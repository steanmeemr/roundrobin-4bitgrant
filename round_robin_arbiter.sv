==> flow/design.v <==
module round_robin_arbiter ( input            clk              ,
                             input            reset            ,
                             input      [3:0] incoming_requests, 
                             input            enable           ,
                             output reg [3:0] grant_vector     ,
                             output reg [1:0] index            
                           );
reg [1:0] state ;
 always @(posedge clk) begin
        if      (reset)  begin state <= 0 ; 
        end
        else if (enable) begin
            case (state)
            2'b00:  begin
                       if (incoming_requests[0] == 1) begin grant_vector = 4'b0001; index = 2'b00; end  
                  else if (incoming_requests[1] == 1) begin grant_vector = 4'b0010; index = 2'b01; end
                  else if (incoming_requests[2] == 1) begin grant_vector = 4'b0100; index = 2'b10; end
                  else if (incoming_requests[3] == 1) begin grant_vector = 4'b1000; index = 2'b11; end
                  else                                begin grant_vector = 4'b0000; index = 2'b00; end  
                    end 
            2'b01:  begin
                       if (incoming_requests[1] == 1) begin grant_vector = 4'b0010; index = 2'b01; end  
                  else if (incoming_requests[2] == 1) begin grant_vector = 4'b0100; index = 2'b10; end
                  else if (incoming_requests[3] == 1) begin grant_vector = 4'b1000; index = 2'b11; end
                  else if (incoming_requests[0] == 1) begin grant_vector = 4'b0001; index = 2'b00; end
                  else                                begin grant_vector = 4'b0000; index = 2'b00; end  
                    end 
            2'b10:  begin
                       if (incoming_requests[2] == 1) begin grant_vector = 4'b0100; index = 2'b10; end  
                  else if (incoming_requests[3] == 1) begin grant_vector = 4'b1000; index = 2'b11; end
                  else if (incoming_requests[0] == 1) begin grant_vector = 4'b0001; index = 2'b00; end
                  else if (incoming_requests[1] == 1) begin grant_vector = 4'b0010; index = 2'b01; end
                  else                                begin grant_vector = 4'b0000; index = 2'b00; end  
                    end 
            2'b11:  begin
                       if (incoming_requests[3] == 1) begin grant_vector = 4'b1000; index = 2'b11; end  
                  else if (incoming_requests[0] == 1) begin grant_vector = 4'b0001; index = 2'b00; end
                  else if (incoming_requests[1] == 1) begin grant_vector = 4'b0010; index = 2'b01; end
                  else if (incoming_requests[2] == 1) begin grant_vector = 4'b0100; index = 2'b10; end
                  else                                begin grant_vector = 4'b0000; index = 2'b00; end  
                    end 
            endcase
            state <= index ;
        end
        else begin grant_vector = 4'b0   ;
                   index        = 2'b0  ; 
        end
    end
endmodule
# ---- Tool chain data of round_robin_arbiter
# What the tools print for round_robin_arbiter, step after step.
# Lines are those of the file above, counted from 1.
# Operators: Yosys type, input widths -> output width; for muxes data width and select width s.
# Cell names lack the library's common part.
# The mark - stands for no value.
dict set report setup {
  design {round_robin_arbiter}
  clk_port {clk}
  lib {sky130hd}
  corner {tt_025C_1v80}
}

# ---- Word-level counts
# Source: Yosys, flattened and elaborated, memories not mapped. Widths are those after wreduce. Registers that Yosys merges into a memory's read port (data or address) are not register bits. Print and check cells do not count. Equal cells are merged and count once.
dict set report bits {
  reg_bits 8
  in_bits 7
}
dict set report op_classes {
  n_eq 3
  muxes 30
  n_reduce_logical 1
}
# cell count
set ops {}
lappend ops {{$mux 4} 10}
lappend ops {{$mux 2} 12}
lappend ops {{$pmux 4 s4} 1}
lappend ops {{$mux 3} 3}
lappend ops {{$pmux 2 s4} 1}
lappend ops {{$eq 2x2->1 const B} 2}
lappend ops {{$mux 1} 3}
lappend ops {{$eq 2x1->1 const B} 1}
lappend ops {{$logic_not 2->1} 1}

# ---- Logic depth
# Yosys ltp: most cells in a row. Word level: on the elaborated netlist, between registers, memories and ports. Mapped: between sequential cells and ports; inverters and the memories' decode and read muxes count.
dict set report depth {
  ltp_word 5
  ABC_AREA 0
  ltp_mapped 4
  ltp_nobuf 3
}

# ---- Netlist
# Yosys stat after the flow's synthesis: flattened, memories mapped to cells. It holds for the ABC_AREA given above (unset counts as 0); a run with the other value may have another netlist.
# cell count type_area_um2
set types {}
lappend types {edfxtp_1 6 180.173}
lappend types {dfxtp_1 4 80.077}
lappend types {a221oi_2 2 30.029}
lappend types {nand2b_4 2 27.526}
lappend types {buf_4 3 22.522}
lappend types {buf_6 2 22.522}
lappend types {a21oi_1 4 20.019}
lappend types {inv_1 5 18.768}
lappend types {o311ai_1 2 17.517}
lappend types {o31a_1 2 17.517}
lappend types {o21ai_0 3 15.014}
lappend types {nor2b_1 2 12.512}
lappend types {o31ai_2 1 12.512}
lappend types {nand2_1 3 11.261}
lappend types {mux2i_1 1 10.01}
lappend types {nand3_1 2 10.01}
lappend types {nor3_1 2 10.01}
lappend types {o211a_1 1 10.01}
# Not listed: further types 13, cells in them 15.
dict set report mapped {
  mapped_cells 62
  mapped_area_um2 628.1
  flip_flops 10
}

# ---- Timing after synthesis
# Source: OpenSTA report_checks on the synthesized netlist (no wires, ideal clock, input and output delay 20% of the period each), path of least setup slack; recovery checks are left aside. Register names are those of the netlist, which keeps one name where synthesis merged equal registers.
dict set report synth_timing {
  path_type {flip-flop to flip-flop}
  startpoint {register state}
  endpoint {register grant_vector[0]}
  clock_period_ps 1030
  t_first_pin_ps 0
  arrival_ps 850
  t_required_ps 774
  slack_ps -76
  path_delay_ps 1106
  path_stages 5
  path_buffers 1
  synth_period_reached_ps 1106
}
# "path_delay_ps" is the arrival time less input delay plus setup time.
# "path_stages" counts driving pins, that of a launching flip-flop among them; a cell with two outputs on the path counts twice.
# "synth_period_reached_ps" is the clock period less the worst setup slack; recovery checks do not enter. This is arithmetic on one report: input and output delays are still those of the set period (20% each).
# An end named without its bit number is one bit of that signal or, where synthesis recoded a state register, one of its new flip-flops.
# A register here has more assigning lines than the two given.
dict set report synth_between {
  cell_sequence {dfxtp_1 buf_4 nor2_1 a221oi_2 o211a_1}
}
# element line
set synth_lines {}
lappend synth_lines {{start, declared} 8} ;# reg [1:0] state ;
lappend synth_lines {{start, assigned} 10} ;# if      (reset)  begin state <= 0 ;
lappend synth_lines {{start, assigned} 43} ;# state <= index ;
lappend synth_lines {{end, assigned} 15} ;# if (incoming_requests[0] == 1) begin grant_vector = 4'b0001; index = 2'b00; end
lappend synth_lines {{end, assigned} 16} ;# else if (incoming_requests[1] == 1) begin grant_vector = 4'b0010; index = 2'b01; end
lappend synth_lines {{end, declared} 5} ;# output reg [3:0] grant_vector     ,
# Chain of elaborated cells between the ends: none given.

# ---- Path in the finished layout
# From the final timing report of flow run A: the path of least setup slack in the routed layout; clock arrival at registers is part of the times.
# The report prints the path's times to 10 ps; the period is as set.
dict set report layout_timing {
  path_type {input port to flip-flop}
  startpoint {input port enable}
  endpoint {register state}
  clock_period_ps 1190
  input_delay_ps 240
  t_first_pin_ps 240
  arrival_ps 1350
  t_required_ps 1400
  slack_ps 40
  path_stages 5
  path_buffers 2
}
# An end named without its bit number is one bit of that signal or, where synthesis recoded a state register, one of its new flip-flops.
dict set report layout_between {
  cell_sequence {clkdlybuf4s50_1 buf_4 nand2b_4 a221oi_2 o31a_1}
}
# element line
set layout_lines {}
lappend layout_lines {{start, declared} 4} ;# input            enable           ,
lappend layout_lines {{end, assigned} 10} ;# if      (reset)  begin state <= 0 ;
lappend layout_lines {{end, assigned} 43} ;# state <= index ;
lappend layout_lines {{end, declared} 8} ;# reg [1:0] state ;
# Chain of elaborated cells between the ends: none given.

Design round_robin_arbiter on sky130hd. What follows are 2 stored runs of the flow, each under its own settings; their order means nothing. The constraints put input and output delay at 20% of the set period each and load the outputs with 0.01 pF.
"achieved_period_ps" is the run's clock period less its worst setup slack. It is reckoned from that one timing run; input and output delays stay at 20% of the period that was set.
"worst_path_time_ps" is the time allowed to the run's worst setup path (the clock period less input and output delay, where it has them) less its slack. Clock arrival times count: a late capture clock shortens it, a late launch clock lengthens it.
"power_total_mw" is the tool's figure for a default switching activity; nothing was simulated.
"worst_path_time_ps" is given in steps of 10 ps.

# flow run A
==> flow/run.sh <==
#!/bin/bash
# the make line also repeats the synthesis and layout settings of config.mk as NAME=value (left out here)
make -C /OpenROAD-flow-scripts/flow DESIGN_CONFIG=/design/flow/config.mk WORK_HOME=/design/flow/orfs CLKGATE_MAP_FILE= finish
==> flow/config.mk <==
export PLATFORM = sky130hd
export DESIGN_NAME = round_robin_arbiter
export DESIGN_NICKNAME = round_robin_arbiter
export VERILOG_FILES = /design/flow/design.v
export SDC_FILE = /design/flow/constraint.sdc
export NUM_CORES = 4
export LEC_CHECK = 0
export CAP_MARGIN = 20
export CORE_MARGIN = 2
export CORE_UTILIZATION = 40
export SLEW_MARGIN = 20
==> flow/constraint.sdc <==
create_clock -name core_clock -period 1.19 [get_ports {clk}]
set_input_delay 0.2380 -clock core_clock [delete_from_list [all_inputs] [get_ports {clk}]]
set_output_delay 0.2380 -clock core_clock [all_outputs]
set_load 0.01 [all_outputs]

==> flow run A: results <==
yosys_chip_area_um2=628.1
worst_path_time_ps=910
worst_setup_path_type="input port to flip-flop"
die_area_um2=1903.1
final_setup_ws_ps=42
achieved_period_ps=1148
setup_tns_ps=0
final_stdcell_area_um2=848.3
ws_hold_ps=526
power_total_mw=0.8208
fin_util_pct=57.0

# flow run B
==> flow/run.sh <==
#!/bin/bash
# the make line also repeats the synthesis and layout settings of config.mk as NAME=value (left out here)
make -C /OpenROAD-flow-scripts/flow DESIGN_CONFIG=/design/flow/config.mk WORK_HOME=/design/flow/orfs CLKGATE_MAP_FILE= finish
==> flow/config.mk <==
export PLATFORM = sky130hd
export DESIGN_NAME = round_robin_arbiter
export DESIGN_NICKNAME = round_robin_arbiter
export VERILOG_FILES = /design/flow/design.v
export SDC_FILE = /design/flow/constraint.sdc
export NUM_CORES = 4
export LEC_CHECK = 0
export CAP_MARGIN = 20
export CORE_ASPECT_RATIO = 1.56
export CORE_MARGIN = 2
export CORE_UTILIZATION = 46
export CTS_CLUSTER_DIAMETER = 26
export GPL_TIMING_DRIVEN = 1
export PLACE_DENSITY = 0.83
export SETUP_SLACK_MARGIN = -0.02
export SLEW_MARGIN = 20
export TNS_END_PERCENT = 25
==> flow/constraint.sdc <==
create_clock -name core_clock -period 1.06 [get_ports {clk}]
set_input_delay 0.2120 -clock core_clock [delete_from_list [all_inputs] [get_ports {clk}]]
set_output_delay 0.2120 -clock core_clock [all_outputs]
set_load 0.01 [all_outputs]

==> flow run B: results <==
yosys_chip_area_um2=628.1
worst_path_time_ps=1070
worst_setup_path_type="flip-flop to flip-flop"
die_area_um2=1684.5
final_setup_ws_ps=-14
achieved_period_ps=1074
setup_tns_ps=-17
final_stdcell_area_um2=863.3
ws_hold_ps=530
power_total_mw=0.9381
fin_util_pct=68.5
